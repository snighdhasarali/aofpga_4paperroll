==> flow/design.v <==
module forklift_streaming #(
    parameter W = 10
)(
    input  wire clk,
    input  wire rst,
    input  wire in_valid,
    input  wire cell_in,
    output wire [3:0] nsum,
    output wire accessible
);
    reg [$clog2(W)-1:0] col;
    reg [15:0] row;
    reg [W-1:0] r0, r1, r2;
    reg center;
    always @(posedge clk) begin
        if (rst) begin
            col <= 0; row <= 0;
            r0 <= 0; r1 <= 0; r2 <= 0;
            center <= 0;
        end else if (in_valid) begin
            r2[col] <= r1[col];
            r1[col] <= r0[col];
            r0[col] <= cell_in;
            center  <= r1[col];
            if (col == W-1) begin col <= 0; row <= row + 1; end
            else col <= col + 1;
        end
    end
    wire valid = (row >= 2) && (col > 0) && (col < W-1);
    assign nsum =
        (valid ? r2[col-1] : 0) +
        (valid ? r2[col]   : 0) +
        (valid ? r2[col+1] : 0) +
        (valid ? r1[col-1] : 0) +
        (valid ? r1[col+1] : 0) +
        (valid ? r0[col-1] : 0) +
        (valid ? r0[col]   : 0) +
        (valid ? r0[col+1] : 0);
    assign accessible = in_valid && valid && center && (nsum < 4);
endmodule
* Step by step through the tools: forklift_streaming
The steps from the RTL of forklift_streaming to its reports follow in flow order. Line numbers count from 1 in the design file above. Cell names lack the library's common part. Not given: -
Set-up: top forklift_streaming, clock input clk, library sky130hd, library corner tt_025C_1v80

* Word-level counts
Source: Yosys, flattened and elaborated, memories not mapped. Widths are those after wreduce. Registers that Yosys merges into a memory's read port (data or address) are not register bits. Print and check cells do not count. Equal cells are merged and count once.
Bit counts: register bits after elaboration 51, elaborated cells 57
Cells by class: add/subtract/negate cells 11, order comparisons 4, equality and inequality tests 1, shifts and indexed selects 13, multiplexer cells 9, bitwise gates (word level) 7, reductions and logical operators 6
Operators with widths (count):
- indexed select 10 x 32 -> 1 bit | 2
- variable shift 1 x 5 -> 10 bit | 3
- bitwise AND 10 bit | 3
- bitwise OR 10 bit | 3
- indexed select 10 x 4 -> 1 bit | 3
- indexed select 10 x 5 -> 1 bit | 3
- adder 16 x 1 -> 16 bit (second input constant) | 1
- greater-or-equal comparator 16 x 2 -> 1 bit (second input constant) | 1
- adder 4 x 1 -> 4 bit | 4
- variable shift 1 x 5 -> 10 bit (first input constant) | 1
- indexed select 10 x 6 -> 1 bit | 1
- NOT 10 bit | 1
- 2-to-1 mux 1 bit | 8
- logical AND 1 bit | 5
- adder 4 x 1 -> 5 bit (second input constant) | 1
- subtractor 4 x 1 -> 5 bit (second input constant) | 1
- negator 4 -> 5 bit | 1
- adder 3 x 1 -> 4 bit | 1
- > comparator 4 x 1 -> 1 bit (second input constant) | 1
- < comparator 4 x 3 -> 1 bit (second input constant) | 1
- < comparator 4 bit (second input constant) | 1
- equality test 4 bit (second input constant) | 1
- 2-to-1 mux 4 bit | 1
- adder 2 x 1 -> 3 bit | 1
- adder 1 x 1 -> 2 bit | 1
- AND reduction 2 bit | 1

* Longest topological paths
Yosys ltp: most cells in a row. Word level: on the elaborated netlist, between registers, memories and ports. Mapped: between sequential cells and ports; inverters and the memories' decode and read muxes count.
Logic depth: depth in word-level cells 13, ABC_AREA 0, depth in mapped cells 17, depth with buffers taken out 15

* After synthesis
The flow's flattened synthesis, as Yosys stat reports it; memories are mapped. The netlist is that of the ABC_AREA named above (0 if unset); the other value can give another one. The area totals of this step are shown rounded.
Cell types:
- dfxtp_1 | count 51, total area 1.02E+03 µm²
- mux4_2 | count 15, total area 337.824 µm²
- mux2i_1 | count 22, total area 220.211 µm²
- nor2_1 | count 43, total area 161.405 µm²
- nand2_1 | count 42, total area 157.651 µm²
- ha_1 | count 10, total area 125.12 µm²
- o21ai_0 | count 19, total area 95.091 µm²
- xnor2_1 | count 10, total area 87.584 µm²
- fa_1 | count 4, total area 80.077 µm²
- xor2_1 | count 9, total area 78.826 µm²
- a21oi_1 | count 12, total area 60.058 µm²
- a32oi_1 | count 6, total area 52.55 µm²
- inv_1 | count 13, total area 48.797 µm²
- a211oi_1 | count 6, total area 45.043 µm²
- nor3_1 | count 9, total area 45.043 µm²
- a211oi_2 | count 3, total area 37.536 µm²
- clkbuf_1 | count 10, total area 37.536 µm²
- nand4_1 | count 6, total area 37.536 µm²
Not listed: further types 43, cells in them 84.
Synthesis totals: cell count 374, mapped area 3400 µm², area of sequential cells 1000 µm², flip-flops 51, buffer cells 23

* Path before layout
Path of least setup slack by OpenSTA after synthesis, without wires, with an ideal clock, recovery checks aside; 20% of the period is set as input and as output delay. Where synthesis merged equal registers, the netlist keeps one of their names.
Path after synthesis: path type reg2out, start reg col[1], end out accessible, clock period 7170 ps, external output delay 1434 ps, time at the first pin 0 ps, data arrival time 4749 ps, path slack 987 ps, path delay 4749 ps, driving pins on the path 15, path buffers 2, synthesis period reached 6183 ps
"path delay" is the arrival time less input delay plus setup time. A path that ends at an output port has no setup time. "driving pins on the path" counts driving pins, that of a launching flip-flop among them; a cell with two outputs on the path counts twice. "synthesis period reached" = period - worst setup slack (recovery checks aside). The figure is calculated, with input and output delays left at 20% of the set period. The rows between start and end are the longest chain of elaborated cells between them; the timing report does not say that the signal goes this way. Where chains are equally long, one stands for them. Each line given opens the expression or statement behind the cell; cells for indexed reads and writes are added by Yosys, which also makes memories of some case tables. A register here has more assigning lines than the two given.
Between the ends, after synthesis: path through dfxtp_1 -> buf_4 -> inv_2 -> ha_1 -> clkbuf_1 -> mux4_2 -> o211ai_1 -> fa_1 -> fa_1 -> inv_1 -> fa_1 -> ha_1 -> fa_1 -> xor2_1 -> nor4b_1, cells in the longest elaborated chain 13
Ends and longest elaborated chain, after synthesis:
- start: declaration | RTL line 11 | reg [$clog2(W)-1:0] col;
- start: assignment | RTL line 17 | col <= 0; row <= 0;
- start: assignment | RTL line 26 | else col <= col + 1;
- > comparator 4 x 1 -> 1 bit | RTL line 29 | wire valid = (row >= 2) && (col > 0) && (col < W-1);
- logical AND 1 bit x2 | RTL line 29
- 2-to-1 mux 1 bit | RTL line 31 | (valid ? r2[col-1] : 0) +
- adder 1 x 1 -> 2 bit | RTL line 31
- adder 2 x 1 -> 3 bit | RTL line 31
- adder 3 x 1 -> 4 bit | RTL line 31
- adder 4 x 1 -> 4 bit x4 | RTL line 31
- < comparator 4 x 3 -> 1 bit | RTL line 39 | assign accessible = in_valid && valid && center && (nsum < 4);
- logical AND 1 bit | RTL line 39
- end: declaration | RTL line 9 | output wire accessible
Some nets on the timed path still bear RTL names; the line given drives or declares the net.
Named nets, after synthesis (RTL line):
- nsum[2] | 31

* Worst path after layout
From the final timing report of record 1: the path of least setup slack in the routed layout; clock arrival at registers is part of the times. The path's times are printed in steps of 10 ps; the period is the one set.
Path post-layout: path type reg2out, start reg col[0], end out accessible, clock period 6830 ps, external output delay 1370 ps, time at the first pin 320 ps, data arrival time 5410 ps, path slack 50 ps, driving pins on the path 15, path buffers 1
The rows between start and end are the longest chain of elaborated cells between them; the timing report does not say that the signal goes this way. Where chains are equally long, one stands for them. A register here has more assigning lines than the two given.
Between the ends, post-layout: path through dfxtp_2 -> inv_1 -> ha_1 -> or3b_2 -> and3_1 -> o211ai_1 -> fa_1 -> fa_1 -> inv_1 -> fa_1 -> ha_1 -> fa_1 -> xor2_1 -> nor4b_1 -> clkdlybuf4s50_1, cells in the longest elaborated chain 13
Ends and longest elaborated chain, post-layout:
- start: declaration | RTL line 11 | reg [$clog2(W)-1:0] col;
- start: assignment | RTL line 17 | col <= 0; row <= 0;
- start: assignment | RTL line 26 | else col <= col + 1;
- > comparator 4 x 1 -> 1 bit | RTL line 29 | wire valid = (row >= 2) && (col > 0) && (col < W-1);
- logical AND 1 bit x2 | RTL line 29
- 2-to-1 mux 1 bit | RTL line 31 | (valid ? r2[col-1] : 0) +
- adder 1 x 1 -> 2 bit | RTL line 31
- adder 2 x 1 -> 3 bit | RTL line 31
- adder 3 x 1 -> 4 bit | RTL line 31
- adder 4 x 1 -> 4 bit x4 | RTL line 31
- < comparator 4 x 3 -> 1 bit | RTL line 39 | assign accessible = in_valid && valid && center && (nsum < 4);
- logical AND 1 bit | RTL line 39
- end: declaration | RTL line 9 | output wire accessible

Measured results for forklift_streaming: 2 stored runs of the Yosys and OpenROAD flow on sky130hd. The settings differ; the order carries no meaning. The constraints put input and output delay at 20% of the set period each and load the outputs with 0.01 pF.
"clock period reached" means the clock period less the worst setup slack. The figure is calculated, with input and output delays left at 20% of the set period.
"worst path time" = time allowed to the worst setup path (clock period - input delay - output delay, where it has them) - its slack; a late launch clock adds to it, a late capture clock takes from it.
"power consumption": no workload was simulated; the value follows from the tool's default switching activity.
"worst path time" is given in steps of 10 ps.
The results are shown rounded.

[record 1] flow files
==> flow/run.sh <==
#!/bin/bash
# the make line also repeats the synthesis and layout settings of config.mk as NAME=value (left out here)
make -C /OpenROAD-flow-scripts/flow DESIGN_CONFIG=/design/flow/config.mk WORK_HOME=/design/flow/orfs CLKGATE_MAP_FILE= finish
==> flow/config.mk <==
export PLATFORM = sky130hd
export DESIGN_NAME = forklift_streaming
export DESIGN_NICKNAME = forklift_streaming
export VERILOG_FILES = /design/flow/design.v
export SDC_FILE = /design/flow/constraint.sdc
export NUM_CORES = 4
export LEC_CHECK = 0
export CAP_MARGIN = 20
export CORE_MARGIN = 2
export CORE_UTILIZATION = 40
export SETUP_SLACK_MARGIN = -0.33
export SLEW_MARGIN = 20
==> flow/constraint.sdc <==
create_clock -name core_clock -period 6.83 [get_ports {clk}]
set_input_delay 1.3660 -clock core_clock [delete_from_list [all_inputs] [get_ports {clk}]]
set_output_delay 1.3660 -clock core_clock [all_outputs]
set_load 0.01 [all_outputs]

[record 1] result: post-layout utilization 44 %; post-synthesis cell area 3400 µm²; clock period reached 6776 ps; summed negative setup slack 0 ps; worst path time 5410 ps; type of the worst setup path reg2out; power consumption 0.62 mW; smallest setup slack 54 ps; worst hold slack 500 ps; area of the standard cells in the finished layout 3700 µm²; die size 9300 µm²

[record 2] flow files
==> flow/run.sh <==
#!/bin/bash
# the make line also repeats the synthesis and layout settings of config.mk as NAME=value (left out here)
make -C /OpenROAD-flow-scripts/flow DESIGN_CONFIG=/design/flow/config.mk WORK_HOME=/design/flow/orfs CLKGATE_MAP_FILE= finish
==> flow/config.mk <==
export PLATFORM = sky130hd
export DESIGN_NAME = forklift_streaming
export DESIGN_NICKNAME = forklift_streaming
export VERILOG_FILES = /design/flow/design.v
export SDC_FILE = /design/flow/constraint.sdc
export NUM_CORES = 4
export LEC_CHECK = 0
export CAP_MARGIN = 20
export CELL_PAD_IN_SITES_GLOBAL_PLACEMENT = 3
export CORE_MARGIN = 2
export CORE_UTILIZATION = 40
export GPL_TIMING_DRIVEN = 1
export HOLD_SLACK_MARGIN = 0.07
export PLACE_DENSITY_LB_ADDON = 0.14
export SETUP_SLACK_MARGIN = 2.49
export SLEW_MARGIN = 20
==> flow/constraint.sdc <==
create_clock -name core_clock -period 9.09 [get_ports {clk}]
set_input_delay 1.8180 -clock core_clock [delete_from_list [all_inputs] [get_ports {clk}]]
set_output_delay 1.8180 -clock core_clock [all_outputs]
set_load 0.01 [all_outputs]

[record 2] result: post-layout utilization 45 %; post-synthesis cell area 3400 µm²; clock period reached 6513 ps; summed negative setup slack 0 ps; worst path time 4690 ps; type of the worst setup path reg2out; power consumption 0.49 mW; smallest setup slack 2600 ps; worst hold slack 500 ps; area of the standard cells in the finished layout 3700 µm²; die size 9300 µm²
